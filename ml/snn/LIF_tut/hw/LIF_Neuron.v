==> flow/design.v <==
module LIF_Neuron (
    input clk,
    input reset,
    input [7:0] input_current,
    output reg spike
);
    reg [7:0] membrane_potential;
    parameter THRESHOLD = 8'd128;
    parameter LEAK = 8'd1;
    always @(posedge clk or posedge reset) begin
        if (reset) begin
            membrane_potential <= 8'd0;
            spike <= 1'b0;
        end else begin
            if (membrane_potential >= THRESHOLD) begin
                spike <= 1'b1;
                membrane_potential <= 8'd0;  
            end else begin
                spike <= 1'b0;
                membrane_potential <= (membrane_potential >> 1) + input_current;  
            end
        end
    end
endmodule
Reports on LIF_Neuron
Tool output for the design above, in the order of the flow.
Lines are those of the file above, counted from 1.
Library cell names are shortened.
Not given: n/a

set-up
  top = LIF_Neuron
  clock input = clk
  cell library = sky130hd
  library corner = tt_025C_1v80

After elaboration
Source: Yosys, flattened and elaborated, memories not mapped. Widths are those after wreduce; folded enables and synchronous resets count as part of the registers. Registers that Yosys merges into a memory's read port (data or address) are not register bits. Print and check cells do not count. Equal cells are merged and count once.

cells by class
  add/subtract/negate cells = 1
  $mul = 0
  divide/modulo/power cells = 0
  $lt $le $gt $ge = 1
  eq/ne operators = 0
  shifts and indexed selects = 0
  multiplexer cells = 2
  bitwise gates (word level) = 0
  reduce/logical cells = 0

operators with widths
  cell                                               number
  adder 7 x 8 -> 8 bit                               1
  greater-or-equal comparator 8 bit with constant B  1
  two-way mux 8 bit                                  1
  two-way mux 1 bit                                  1

storage and ports
  bits in registers = 9
  latch bits = 0
  RAM bits = 0
  ROM bits = 0
  clocked read ports x word width = 0
  memories = 0
  word-level cells = 6

Depth
Longest topological path by Yosys (ltp), each cell counted once; first at word level (registers and memories cut), then after technology mapping (sequential cells cut; the memories' decode and read muxes count).

depth
  depth after elaboration = 2
  ABC_AREA = 0
  mapped depth = 6
  gate-level depth less buffers = 6

Netlist
Source: synth_stat.txt of the flow (Yosys; design flattened, memories mapped). It holds for the ABC_AREA given above (unset counts as 0); a run with the other value may have another netlist.
The area totals of this step are shown rounded.

mapped netlist
  cells in the netlist = 50
  synthesis area = 523.0 µm²
  sequential part of the area = 200.2 µm²
  flip-flops = 8

cells by type
  cell      number  area in all (µm²)
  dfrtp_1   8       200.192
  ha_1      7       87.584
  a21o_1    4       30.029
  fa_1      1       20.019
  nor3_1    4       20.019
  nor2_1    5       18.768
  a211oi_1  2       15.014
  a221oi_2  1       15.014
  nor2b_1   2       12.512
  mux2_1    1       11.261
  a21oi_1   2       10.01
  and4_1    1       8.758
  xnor2_1   1       8.758
  xor2_1    1       8.758
  clkbuf_1  2       7.507
  o211ai_1  1       7.507
  o21a_1    1       7.507
  or4_1     1       7.507

Not listed: further types 5, cells in them 5.

Worst setup path after synthesis
OpenSTA on the mapped netlist: ideal clock, no wires. The path of least setup slack (recovery checks aside). Input and output delay are each 20% of the period. Register names are those of the netlist, which keeps one name where synthesis merged equal registers.

path post-synthesis
  kind = in2reg
  start point = input input_current[4]
  end point = register membrane_potential[7]
  clock period = 2.11 ns
  external input delay = 0.422 ns
  arrival time = 1.710 ns
  required time = 1.982 ns
  path slack = 0.272 ns
  path delay = 1.416 ns
  stages = 5
  buffers on the path = 0
  synthesis period reached = 1.838 ns

"path delay" = arrival - input delay + setup time.
"stages" counts driving pins, that of a launching flip-flop among them; a cell with two outputs on the path counts twice.
"synthesis period reached" is the clock period less the worst setup slack; recovery checks do not enter. This is arithmetic on one report: input and output delays are still those of the set period (20% each).
The rows between start and end are the longest chain of elaborated cells between them; the timing report does not say that the signal goes this way. Where chains are equally long, one stands for them.
Each line given opens the expression or statement behind the cell; cells for indexed reads and writes are added by Yosys, which also makes memories of some case tables.
A register here has more assigning lines than the two given.

between the ends, post-synthesis
  cells stage by stage = ha_1 > a21o_1 > a21o_1 > a221oi_2 > mux2_1
  cells in the longest elaborated chain = 2

RTL lines, path post-synthesis
  element               RTL line  RTL
  from (decl)           4         input [7:0] input_current,
  adder 7 x 8 -> 8 bit  20        membrane_potential <= (membrane_potential >> 1) + input_current;
  two-way mux 8 bit     15        if (membrane_potential >= THRESHOLD) begin
  to (assign)           17        membrane_potential <= 8'd0;
  to (assign)           20
  to (decl)             7         reg [7:0] membrane_potential;

Timing after layout
From the final timing report of job 1: the path of least setup slack in the routed layout; clock arrival at registers is part of the times.

path post-layout
  kind = in2reg
  start point = input input_current[0]
  end point = register membrane_potential[6]
  clock period = 2.27 ns
  external input delay = 0.45 ns
  arrival time = 2.23 ns
  required time = 2.45 ns
  path slack = 0.22 ns
  stages = 7
  buffers on the path = 1

The rows between start and end are the longest chain of elaborated cells between them; the timing report does not say that the signal goes this way. Where chains are equally long, one stands for them.
A register here has more assigning lines than the two given.

between the ends, post-layout
  cells stage by stage = clkdlybuf4s50_1 > ha_1 > fa_1 > a21o_1 > and4_1 > o21a_1 > nor3_1
  cells in the longest elaborated chain = 2

RTL lines, path post-layout
  element               RTL line  RTL
  from (decl)           4         input [7:0] input_current,
  adder 7 x 8 -> 8 bit  20        membrane_potential <= (membrane_potential >> 1) + input_current;
  two-way mux 8 bit     15        if (membrane_potential >= THRESHOLD) begin
  to (assign)           17        membrane_potential <= 8'd0;
  to (assign)           20
  to (decl)             7         reg [7:0] membrane_potential;

==> runs of LIF_Neuron <==
Settings and measured results of 2 stored flow runs for module LIF_Neuron (sky130hd), not sorted in any way. The constraints put input and output delay at 20% of the set period each and load the outputs with 0.01 pF.
"clock period reached": clock period set for the run, less the worst setup slack. It is reckoned from that one timing run; input and output delays stay at 20% of the period that was set.
"time used up by the worst setup path" is the time allowed to the run's worst setup path (the clock period less input and output delay, where it has them) less its slack. Clock arrival times count: a late capture clock shortens it, a late launch clock lengthens it.
By "total power of the final layout" is meant OpenSTA's value without simulated activity: inputs other than the clock are taken to toggle once in ten clock periods, and the tool carries that through the logic.
Measured values are rounded.
A setting shown as - is not set for that run.

item                                       job 1   job 2
period_ns                                  2.27    1.44
CORE_UTILIZATION                           24      40
PLACE_DENSITY_LB_ADDON                     0.15    -
CORE_ASPECT_RATIO                          0.9     -
GPL_TIMING_DRIVEN                          1       -
SLEW_MARGIN                                10      20
MIN_ROUTING_LAYER                          met2    -
CAP_MARGIN                                 20      20
CORE_MARGIN                                2       2
utilization of the finished layout         0.341   0.748
time used up by the worst setup path (ns)  1.60    1.44
worst path kind                            in2reg  in2reg
smallest setup slack (ns)                  0.218   -0.288
total power of the final layout (µW)       862.5   1949
summed negative setup slack (ns)           0.000   -0.889
std-cell area (final layout) (µm²)         724.4   937.1
clock period reached (ns)                  2.052   1.728
mapped cell area after synthesis (µm²)     523.0   523.0
total die area (µm²)                       2569    1613
