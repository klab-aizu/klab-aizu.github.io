==> flow/design.v <==
module Izhikevich_Neuron (
    input clk,
    input reset,
    input signed [15:0] input_current,
    output reg signed [15:0] v,  
    output reg spike
);
    parameter signed [15:0] a = 16'sd2;    
    parameter signed [15:0] b = 16'sd2;    
    parameter signed [15:0] c = -16'sd65;  
    parameter signed [15:0] d = 16'sd8;    
    parameter signed [15:0] v_threshold = 16'sd30;
    reg signed [15:0] u;  
    always @(posedge clk or posedge reset) begin
        if (reset) begin
            v <= -16'sd70;  
            u <= 16'sd0;    
            spike <= 1'b0;
        end else begin
            if (v >= v_threshold) begin
                v <= c;           
                u <= u + d;       
                spike <= 1'b1;    
            end else begin
                spike <= 1'b0;
                v <= v + ((16'sd4 * v * v) / 16'sd10) + (16'sd5 * v) + 16'sd140 - u + input_current;
                u <= u + a * (b * v - u);
            end
        end
    end
endmodule
Tool chain data of Izhikevich_Neuron
What the tools print for Izhikevich_Neuron, step after step.
Lines are those of the file above, counted from 1.
Cell names lack the library's common part.
Not given: --
Inputs
  top module: Izhikevich_Neuron
  clock: clk
  standard-cell library: sky130hd
  timing corner: tt_025C_1v80

Word level
Source: Yosys, flattened and elaborated, memories not mapped. Widths are those after wreduce; folded enables and synchronous resets count as part of the registers. Registers that Yosys merges into a memory's read port (data or address) are not register bits. Print and check cells do not count. Equal cells are merged and count once.
Storage and ports
  elaborated cells: 18
  output and inout port bits: 17
  bits of input ports: 18
  register bits: 33
Operators by class
  multiply operators: 2
  mux-type cells: 3
  div/mod/pow operators: 1
  add/subtract/negate cells: 8
  magnitude comparators: 1
Operators by type and width (count)
  14-bit by 16-bit multiplier with 14-bit output: 1
  16-bit by 5-bit divider with 16-bit output (second input constant): 1
  16-bit adder: 4
  4-bit by 16-bit multiplier with 16-bit output (first input constant): 1
  16-bit 2-to-1 mux: 2
  16-bit subtractor: 1
  16-bit by 5-bit adder with 16-bit output (second input constant): 1
  16-bit by 6-bit >= comparator with 1-bit output (second input constant): 1
  16-bit by 9-bit adder with 16-bit output (second input constant): 1
  15-bit subtractor: 1
  1-bit 2-to-1 mux: 1

Longest topological paths
Yosys ltp: most cells in a row. Word level: on the elaborated netlist, between registers, memories and ports. Mapped: between sequential cells and ports; inverters and the memories' decode and read muxes count.
Depth
  word-level depth: 8
  ABC_AREA: 0
  mapped depth: 69
  mapped depth without buffers: 64

Mapped cells and area
Source: synth_stat.txt of the flow (Yosys; design flattened, memories mapped). It holds for the ABC_AREA given above (unset counts as 0); a run with the other value may have another netlist.
Synthesis totals
  buffers: 31
  cell count: 1149
  synthesis area: 9663.0 µm²
  area of sequential cells: 792.0 µm²
  flip-flops: 31
Cell types
  fa_1: count 101, total area 2.02E+03 µm²
  ha_1: count 129, total area 1.61E+03 µm²
  inv_1: count 222, total area 833.299 µm²
  xnor2_1: count 69, total area 604.33 µm²
  dfrtp_1: count 18, total area 450.432 µm²
  dfstp_2: count 13, total area 341.578 µm²
  a21oi_1: count 62, total area 310.298 µm²
  nand2_1: count 79, total area 296.534 µm²
  nor2_1: count 62, total area 232.723 µm²
  xor2_1: count 23, total area 201.443 µm²
  nor3_1: count 29, total area 145.139 µm²
  and2_1: count 21, total area 131.376 µm²
  o21ai_0: count 26, total area 130.125 µm²
  nand3_1: count 23, total area 115.11 µm²
  a21o_1: count 13, total area 97.594 µm²
  o21bai_1: count 13, total area 97.594 µm²
  a211oi_1: count 12, total area 90.086 µm²
  o21a_1: count 11, total area 82.579 µm²
Other cell types: 77; their cells: 223.

Path before layout
Path of least setup slack by OpenSTA after synthesis, without wires, with an ideal clock, recovery checks aside; 20% of the period is set as input and as output delay. Where synthesis merged equal registers, the netlist keeps one of their names.
Timing path after synthesis
  path kind: flip-flop to flip-flop
  start: register v[2]
  end: register v[14]
  path delay: 14.287 ns
  stages on the path: 64
  arrival: 14.197 ns
  time at the first pin: 0.000 ns
  period: 21.5 ns
  setup slack: 7.213 ns
  buffers on the path: 3
  library setup time: 0.090 ns
  data required time: 21.410 ns
  synthesis period reached: 14.287 ns
"path delay" is the arrival time less input delay plus setup time.
"stages on the path": output pins that drive a net of the path, with the launching flip-flop's if there is one; two outputs of one cell count as two.
"synthesis period reached" = period - worst setup slack (recovery checks aside). The figure is calculated, with input and output delays left at 20% of the set period.
The rows between start and end are the longest chain of elaborated cells between them; the timing report does not say that the signal goes this way. Where chains are equally long, one stands for them.
Each line given opens the expression or statement behind the cell; cells for indexed reads and writes are added by Yosys, which also makes memories of some case tables.
A register here has more assigning lines than the two given.
Between the ends, after synthesis
  cell sequence: dfrtp_1 -> clkbuf_1 -> nand2_1 -> fa_1 -> fa_1 -> inv_1 -> fa_1 -> inv_1 -> fa_1 -> inv_1 -> fa_1 -> inv_1 -> fa_1 -> inv_1 -> ha_1 -> o21a_1 -> o21ai_1 -> a221o_1 -> (+28 left out) -> inv_1 -> ha_1 -> fa_1 -> a21oi_1 -> nor2_1 -> o21a_1 -> o21a_1 -> o21a_1 -> nor2_1 -> nor2_1 -> o21a_1 -> nor2_1 -> nor2_1 -> o21ai_0 -> nand2b_1 -> a21oi_1 -> xor2_1 -> nand2_1
  cells in the longest elaborated chain: 8
  elaborated cells between the ends (all ways): 10
  RTL lines with such cells: 2
  those cells by class: 5 x add/sub; 2 x mul; 1 x div; 1 x compare; 1 x mux
Ends and longest elaborated chain, after synthesis
  start, declared: RTL line 5  | output reg signed [15:0] v,
  start, assigned: RTL line 16  | v <= -16'sd70;
  start, assigned: RTL line 21  | v <= c;
  14-bit by 16-bit multiplier with 14-bit output: RTL line 26  | v <= v + ((16'sd4 * v * v) / 16'sd10) + (16'sd5 * v) + 16'sd140 - u + input_current;
  16-bit by 5-bit divider with 16-bit output: RTL line 26
  16-bit adder (2 in a row): RTL line 26
  16-bit by 9-bit adder with 16-bit output: RTL line 26
  16-bit subtractor: RTL line 26
  16-bit adder: RTL line 26
  16-bit 2-to-1 mux: RTL line 20  | if (v >= v_threshold) begin
  end, assigned: RTL line 16
  end, assigned: RTL line 21
  end, declared: RTL line 5

Path in the finished layout
Path of least setup slack in the final report of stored run 1 (OpenROAD, finished layout, wires in). Where an end is a register, its clock arrival counts in the times.
Timing path post-layout
  path kind: flip-flop to flip-flop
  start: register v[2]
  end: register v[14]
  data required time: 22.88 ns
  library setup time: 0.09 ns
  period: 22.7 ns
  stages on the path: 63
  arrival: 16.83 ns
  buffers on the path: 3
  time at the first pin: 0.28 ns
  setup slack: 6.05 ns
The rows between start and end are the longest chain of elaborated cells between them; the timing report does not say that the signal goes this way. Where chains are equally long, one stands for them.
A register here has more assigning lines than the two given.
Between the ends, post-layout
  cell sequence: dfrtp_1 -> clkbuf_1 -> nand2_1 -> fa_1 -> fa_1 -> inv_1 -> fa_1 -> inv_1 -> fa_1 -> inv_1 -> fa_1 -> inv_1 -> fa_1 -> inv_1 -> ha_1 -> o21a_1 -> o21ai_1 -> a211oi_1 -> (+27 left out) -> inv_1 -> ha_1 -> fa_1 -> a21oi_1 -> nor2_1 -> o21a_1 -> o21a_1 -> o21a_1 -> nor2_1 -> nor2_1 -> o21a_1 -> nor2_1 -> nor2_1 -> o21ai_0 -> nand2b_1 -> a21oi_1 -> xor2_1 -> nand2_1
  cells in the longest elaborated chain: 8
  elaborated cells between the ends (all ways): 10
  RTL lines with such cells: 2
  those cells by class: 5 x add/sub; 2 x mul; 1 x div; 1 x compare; 1 x mux
Ends and longest elaborated chain, post-layout
  start, declared: RTL line 5  | output reg signed [15:0] v,
  start, assigned: RTL line 16  | v <= -16'sd70;
  start, assigned: RTL line 21  | v <= c;
  14-bit by 16-bit multiplier with 14-bit output: RTL line 26  | v <= v + ((16'sd4 * v * v) / 16'sd10) + (16'sd5 * v) + 16'sd140 - u + input_current;
  16-bit by 5-bit divider with 16-bit output: RTL line 26
  16-bit adder (2 in a row): RTL line 26
  16-bit by 9-bit adder with 16-bit output: RTL line 26
  16-bit subtractor: RTL line 26
  16-bit adder: RTL line 26
  16-bit 2-to-1 mux: RTL line 20  | if (v >= v_threshold) begin
  end, assigned: RTL line 16
  end, assigned: RTL line 21
  end, declared: RTL line 5

Add stored flow runs of Izhikevich_Neuron

Below are 2 stored runs of the flow (Yosys, OpenROAD; platform sky130hd) on Izhikevich_Neuron, each with its settings and what was measured, unordered. Constraints: input delay and output delay 20% of the set period each, output load 0.01 pF.
"achieved clock period (ns)" is the run's clock period less its worst setup slack. It is reckoned from that one timing run; input and output delays stay at 20% of the period that was set.

settings of stored run 1
{
  "period_ns": 22.7,
  "CORE_UTILIZATION": 43,
  "PLACE_DENSITY_LB_ADDON": 0.13,
  "CELL_PAD_IN_SITES_GLOBAL_PLACEMENT": 1,
  "CELL_PAD_IN_SITES_DETAIL_PLACEMENT": 1,
  "TNS_END_PERCENT": 10,
  "GPL_TIMING_DRIVEN": 0,
  "SLEW_MARGIN": 25,
  "MIN_ROUTING_LAYER": "met2",
  "MAX_ROUTING_LAYER": "met5",
  "CAP_MARGIN": 20,
  "CORE_MARGIN": 2
}
report of stored run 1
yosys chip area after synthesis (um^2): 9663.0
finish__design__die__area: 23686.7
finish__design__instance__area__stdcell: 10510.1
finish__timing__setup__ws: 6.053
achieved clock period (ns): 16.647

settings of stored run 2
{
  "period_ns": 11.8,
  "CORE_UTILIZATION": 29,
  "SETUP_SLACK_MARGIN": -0.36,
  "PLACE_DENSITY_LB_ADDON": 0.01,
  "ABC_AREA": 0,
  "CTS_CLUSTER_SIZE": 38,
  "CTS_CLUSTER_DIAMETER": 371,
  "CAP_MARGIN": 20,
  "SLEW_MARGIN": 15,
  "MIN_ROUTING_LAYER": "met2",
  "MAX_ROUTING_LAYER": "met4",
  "CORE_MARGIN": 2
}
report of stored run 2
yosys chip area after synthesis (um^2): 9663.0
finish__design__die__area: 34797.2
finish__design__instance__area__stdcell: 13974.7
finish__timing__setup__ws: -2.126
achieved clock period (ns): 13.926
